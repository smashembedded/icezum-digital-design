==> flow/design.v <==
module button_counter #(
    parameter WIDTH = 8,          
    parameter STEP  = 8'd1        
)(
    input wire clk,
    input wire rst,
    input wire b_in,                    
    output reg [WIDTH-1:0] count
);
wire b_out_dummy;
wire b_out_pulse;
button_debouncer u_button_debouncer (
    .clk(clk),
    .rst(rst),
    .b_in(b_in),
    .b_out_level(b_out_dummy),
    .b_out_pulse(b_out_pulse)
);
localparam MAX_VAL = {WIDTH{1'b1}};
initial count = 0;
always @(posedge clk) begin
    if (rst)
        count <= {WIDTH{1'b0}};
    else if (b_out_pulse) begin
        if (count > MAX_VAL - STEP)
            count <= {WIDTH{1'b0}};
        else
            count <= count + STEP;
    end
end
endmodule
module button_debouncer (
    input  wire clk,
    input  wire rst,
    input  wire b_in,
    output wire b_out_level,    
    output wire b_out_pulse     
);
    wire [5:0] shift;
    wire [5:0] dummy_nQ;
    wire b_out_internal;
    wire dummy_nQ_out;
    wire b_in_stage1, b_in_sync;
    wire dummy_nQ_sync;
    dflipflop_rising sync0 (
        .clk(clk), .rst(rst),
        .D(b_in), .Q(b_in_stage1), .nQ(dummy_nQ_sync)
    );
    dflipflop_rising sync1 (
        .clk(clk), .rst(rst),
        .D(b_in_stage1), .Q(b_in_sync), .nQ(dummy_nQ_sync)
    );
    dflipflop_rising dff0 (
        .clk(clk), .rst(rst),
        .D(b_in_sync), .Q(shift[0]), .nQ(dummy_nQ[0])
    );
    genvar i;
    generate
        for (i = 1; i < 6; i = i + 1) begin : shift_chain
            dflipflop_rising dff (
                .clk(clk), .rst(rst),
                .D(shift[i-1]), .Q(shift[i]), .nQ(dummy_nQ[i])
            );
        end
    endgenerate
    wire all_high = &shift;       
    wire all_low  = ~|shift;      
    wire next_b_out;
    assign next_b_out = all_high ? 1'b1 :
                        all_low  ? 1'b0 :
                                   b_out_internal;
    dflipflop_rising dff_out (
        .clk(clk), .rst(rst),
        .D(next_b_out), .Q(b_out_internal), .nQ(dummy_nQ_out)
    );
    assign b_out_level = b_out_internal;
    wire b_out_prev, dummy_nQ_prev;
    dflipflop_rising dff_prev (
        .clk(clk), .rst(rst),
        .D(b_out_internal), .Q(b_out_prev), .nQ(dummy_nQ_prev)
    );
    assign b_out_pulse = b_out_internal & ~b_out_prev;
endmodule
module dflipflop_rising (
    input clk,
    input rst,       
    input D,
    output reg Q,
    output reg nQ
);
always @(posedge clk) begin
    if (rst) begin
        Q <= 1'b0;
        nQ <= 1'b1;
    end else begin
        Q <= D;
        nQ <= ~D;
    end
end
endmodule
## From RTL to reports: button_counter

The steps from the RTL of button_counter to its reports follow in flow order.
Lines are those of the file above, counted from 1.
Operators carry their Yosys type and port widths (W data, S select, Z words).
The mark - stands for no value.

| set-up | value |
|---|---|
| top module | button_counter |
| clock | clk |
| standard-cell library | sky130hd |
| timing corner | tt_025C_1v80 |

## After elaboration

Source: Yosys, flattened and elaborated, memories not mapped. Widths are those after wreduce. Registers that Yosys merges into a memory's read port (data or address) are not register bits. Print and check cells do not count. Equal cells are merged and count once.

| storage and ports | value |
|---|---|
| flip-flop bits (word level) | 18 |
| input port bits | 3 |
| output and inout bits | 8 |
| cells after elaboration | 21 |

| cells by class | value |
|---|---|
| add/sub/neg operators | 1 |
| $lt $le $gt $ge | 1 |
| equal/unequal tests | 1 |
| mux-type cells | 3 |
| bitwise operators | 2 |
| reductions and logical operators | 2 |

Operators by type and width:

| cell | count |
|---|---|
| $add A8 B1 Y8 const B | 1 |
| $gt A8 B8 Y1 const B | 1 |
| $mux W8 | 1 |
| $reduce_and A6 Y1 | 1 |
| $reduce_or A6 Y1 | 1 |
| $ne A2 B1 Y1 const B | 1 |
| $mux W1 | 2 |
| $and A1 B1 Y1 | 1 |
| $not A1 Y1 | 1 |

## Longest topological paths

Longest topological path by Yosys (ltp), each cell counted once; first at word level (registers and memories cut), then after technology mapping (sequential cells cut; the memories' decode and read muxes count).

| depth | value |
|---|---|
| word-level depth | 3 |
| ABC_AREA | 0 |
| mapped depth | 5 |
| gate-level depth less buffers | 5 |

## Synthesis result

Source: synth_stat.txt of the flow (Yosys; design flattened, memories mapped). It holds for the ABC_AREA given above (unset counts as 0); a run with the other value may have another netlist.
The area totals of this step are shown rounded.

Cell types:

| type | count | area in all (sq um) |
|---|---|---|
| sky130_fd_sc_hd__dfxtp_1 | 18 | 360.346 |
| sky130_fd_sc_hd__nor2b_1 | 12 | 75.072 |
| sky130_fd_sc_hd__ha_1 | 2 | 25.024 |
| sky130_fd_sc_hd__o21ai_0 | 5 | 25.024 |
| sky130_fd_sc_hd__nand4b_4 | 1 | 23.773 |
| sky130_fd_sc_hd__o31ai_1 | 3 | 22.522 |
| sky130_fd_sc_hd__nand3_1 | 4 | 20.019 |
| sky130_fd_sc_hd__a21oi_1 | 3 | 15.014 |
| sky130_fd_sc_hd__inv_1 | 4 | 15.014 |
| sky130_fd_sc_hd__or4_1 | 2 | 15.014 |
| sky130_fd_sc_hd__and4bb_2 | 1 | 12.512 |
| sky130_fd_sc_hd__or3_1 | 2 | 12.512 |
| sky130_fd_sc_hd__nor2_1 | 3 | 11.261 |
| sky130_fd_sc_hd__and4b_1 | 1 | 10.01 |
| sky130_fd_sc_hd__a32oi_1 | 1 | 8.758 |
| sky130_fd_sc_hd__nand4b_1 | 1 | 8.758 |
| sky130_fd_sc_hd__xnor2_1 | 1 | 8.758 |
| sky130_fd_sc_hd__xor2_1 | 1 | 8.758 |

Not listed: further types 9, cells in them 10.

| synthesis totals | value |
|---|---|
| cells in the netlist | 75 |
| chip area (Yosys) | 736 sq um |
| sequential area | 360 sq um |
| mapped flip-flops | 18 |
| buffers | 1 |

## Worst setup path after synthesis

Path of least setup slack by OpenSTA after synthesis, without wires, with an ideal clock, recovery checks aside; 20% of the period is set as input and as output delay. Where synthesis merged equal registers, the netlist keeps one of their names.

| timing post-synthesis | value |
|---|---|
| kind | register to register |
| from | register count[0] |
| to | register count[0] |
| period | 1.51 ns |
| setup time | 0.132 ns |
| time at the first pin | 0.000 ns |
| arrival time | 1.345 ns |
| data required time | 1.378 ns |
| path slack | 0.033 ns |
| delay of the path | 1.477 ns |
| driving pins on the path | 6 |
| buffers on the path | 0 |
| synthesis period reached | 1.477 ns |

"delay of the path" is the arrival time less input delay plus setup time.
"driving pins on the path" counts driving pins, that of a launching flip-flop among them; a cell with two outputs on the path counts twice.
"synthesis period reached" = period - worst setup slack (recovery checks aside). The figure is calculated, with input and output delays left at 20% of the set period.
Between the ends stands the longest chain of elaborated cells between them, by number of cells; it is not shown to be the way that was timed. Of several equally long chains one is given.
Each line given opens the expression or statement behind the cell; cells for indexed reads and writes are added by Yosys, which also makes memories of some case tables.
A register here has more assigning lines than the two given.

| between the ends, post-synthesis | value |
|---|---|
| cells stage by stage | sky130_fd_sc_hd__dfxtp_1 -> sky130_fd_sc_hd__inv_1 -> sky130_fd_sc_hd__ha_1 -> sky130_fd_sc_hd__nand2b_1 -> sky130_fd_sc_hd__o31ai_1 -> sky130_fd_sc_hd__nor2_1 |
| length of the longest elaborated chain | 2 |
| elaborated cells on any way between the ends | 3 |
| source lines of those cells | 2 |
| those cells by class | add/sub (1); compare (1); mux (1) |

RTL lines, path post-synthesis:

| what | line | RTL |
|---|---|---|
| start, declared | 8 | `output reg [WIDTH-1:0] count` |
| start, assigned | 23 | `count <= {WIDTH{1'b0}};` |
| start, assigned | 28 | `count <= count + STEP;` |
| $add A8 B1 Y8 | 28 |  |
| $mux W8 | 25 | `if (count > MAX_VAL - STEP)` |
| end, assigned | 26 | `count <= {WIDTH{1'b0}};` |
| end, assigned | 28 |  |
| end, declared | 8 |  |

## Path in the finished layout

Path of least setup slack in the final report of run 2 (OpenROAD, finished layout, wires in). Where an end is a register, its clock arrival counts in the times.

| timing after layout | value |
|---|---|
| kind | register to output |
| from | register count[0] |
| to | output port count[0] |
| period | 1.97 ns |
| output delay | 0.39 ns |
| time at the first pin | 0.28 ns |
| arrival time | 1.35 ns |
| data required time | 1.58 ns |
| path slack | 0.23 ns |
| driving pins on the path | 2 |
| buffers on the path | 1 |

A register here has more assigning lines than the two given.

| between the ends, after layout | value |
|---|---|
| cells stage by stage | sky130_fd_sc_hd__dfxtp_1 -> sky130_fd_sc_hd__clkdlybuf4s50_1 |
| length of the longest elaborated chain | 0 |
| elaborated cells on any way between the ends | 0 |
| source lines of those cells | 0 |

RTL lines, path after layout:

| what | line | RTL |
|---|---|---|
| start, declared | 8 | `output reg [WIDTH-1:0] count` |
| start, assigned | 23 | `count <= {WIDTH{1'b0}};` |
| start, assigned | 28 | `count <= count + STEP;` |
| end, declared | 8 |  |

Ticket comment

Top module button_counter; platform sky130hd; tools Yosys and OpenROAD; 2 stored runs in no particular order. Input and output delays are each 20% of the period that was set; the output load is 0.01 pF.
By "period achieved" is meant the clock period of the run minus its worst setup slack. This is arithmetic on one report: input and output delays are still those of the set period (20% each).
"critical setup path time" is the time allowed to the run's worst setup path (the clock period less input and output delay, where it has them) less its slack. Clock arrival times count: a late capture clock shortens it, a late launch clock lengthens it.
"power consumption" rests on the timing tool's default activity at the inputs, not on a simulated workload.
The results are shown rounded.
A setting shown as - is not set for that run.
Among the results, - means that no value is shown for the run.

| stored run | period_ns | CORE_UTILIZATION | PLACE_DENSITY_LB_ADDON | CELL_PAD_IN_SITES_GLOBAL_PLACEMENT | CELL_PAD_IN_SITES_DETAIL_PLACEMENT | TNS_END_PERCENT | GPL_ROUTABILITY_DRIVEN | CTS_CLUSTER_SIZE | SLEW_MARGIN | CAP_MARGIN | CORE_MARGIN | ABC_AREA | CTS_CLUSTER_DIAMETER | critical setup path time (ns) | class of the worst setup path | full die area (sq um) | period achieved (ns) | standard-cell area after layout (sq um) | total negative slack (ns) | smallest hold slack (ns) | synthesis area (sq um) | setup slack of the worst path (ns) | power consumption (W) | utilization (%) |
|---|---|---|---|---|---|---|---|---|---|---|---|---|---|---|---|---|---|---|---|---|---|---|---|---|
| run 1 | 1.65 | 52 | 0.18 | 3 | 2 | 85 | 0 | 67 | 35 | 20 | 2 | - | - | - | - | - | - | - | - | - | - | - | - | - |
| run 2 | 1.97 | 53 | 0.14 | - | 0 | - | - | 51 | 20 | 20 | 3 | 0 | 294 | 1.35 | register to output | 1,870 | 1.741 | 880 | 0.000 | 0.453 | 736 | 0.229 | 0.000566 | 73.2 |

Run 1: not finished: placement ended with error FLW-0024
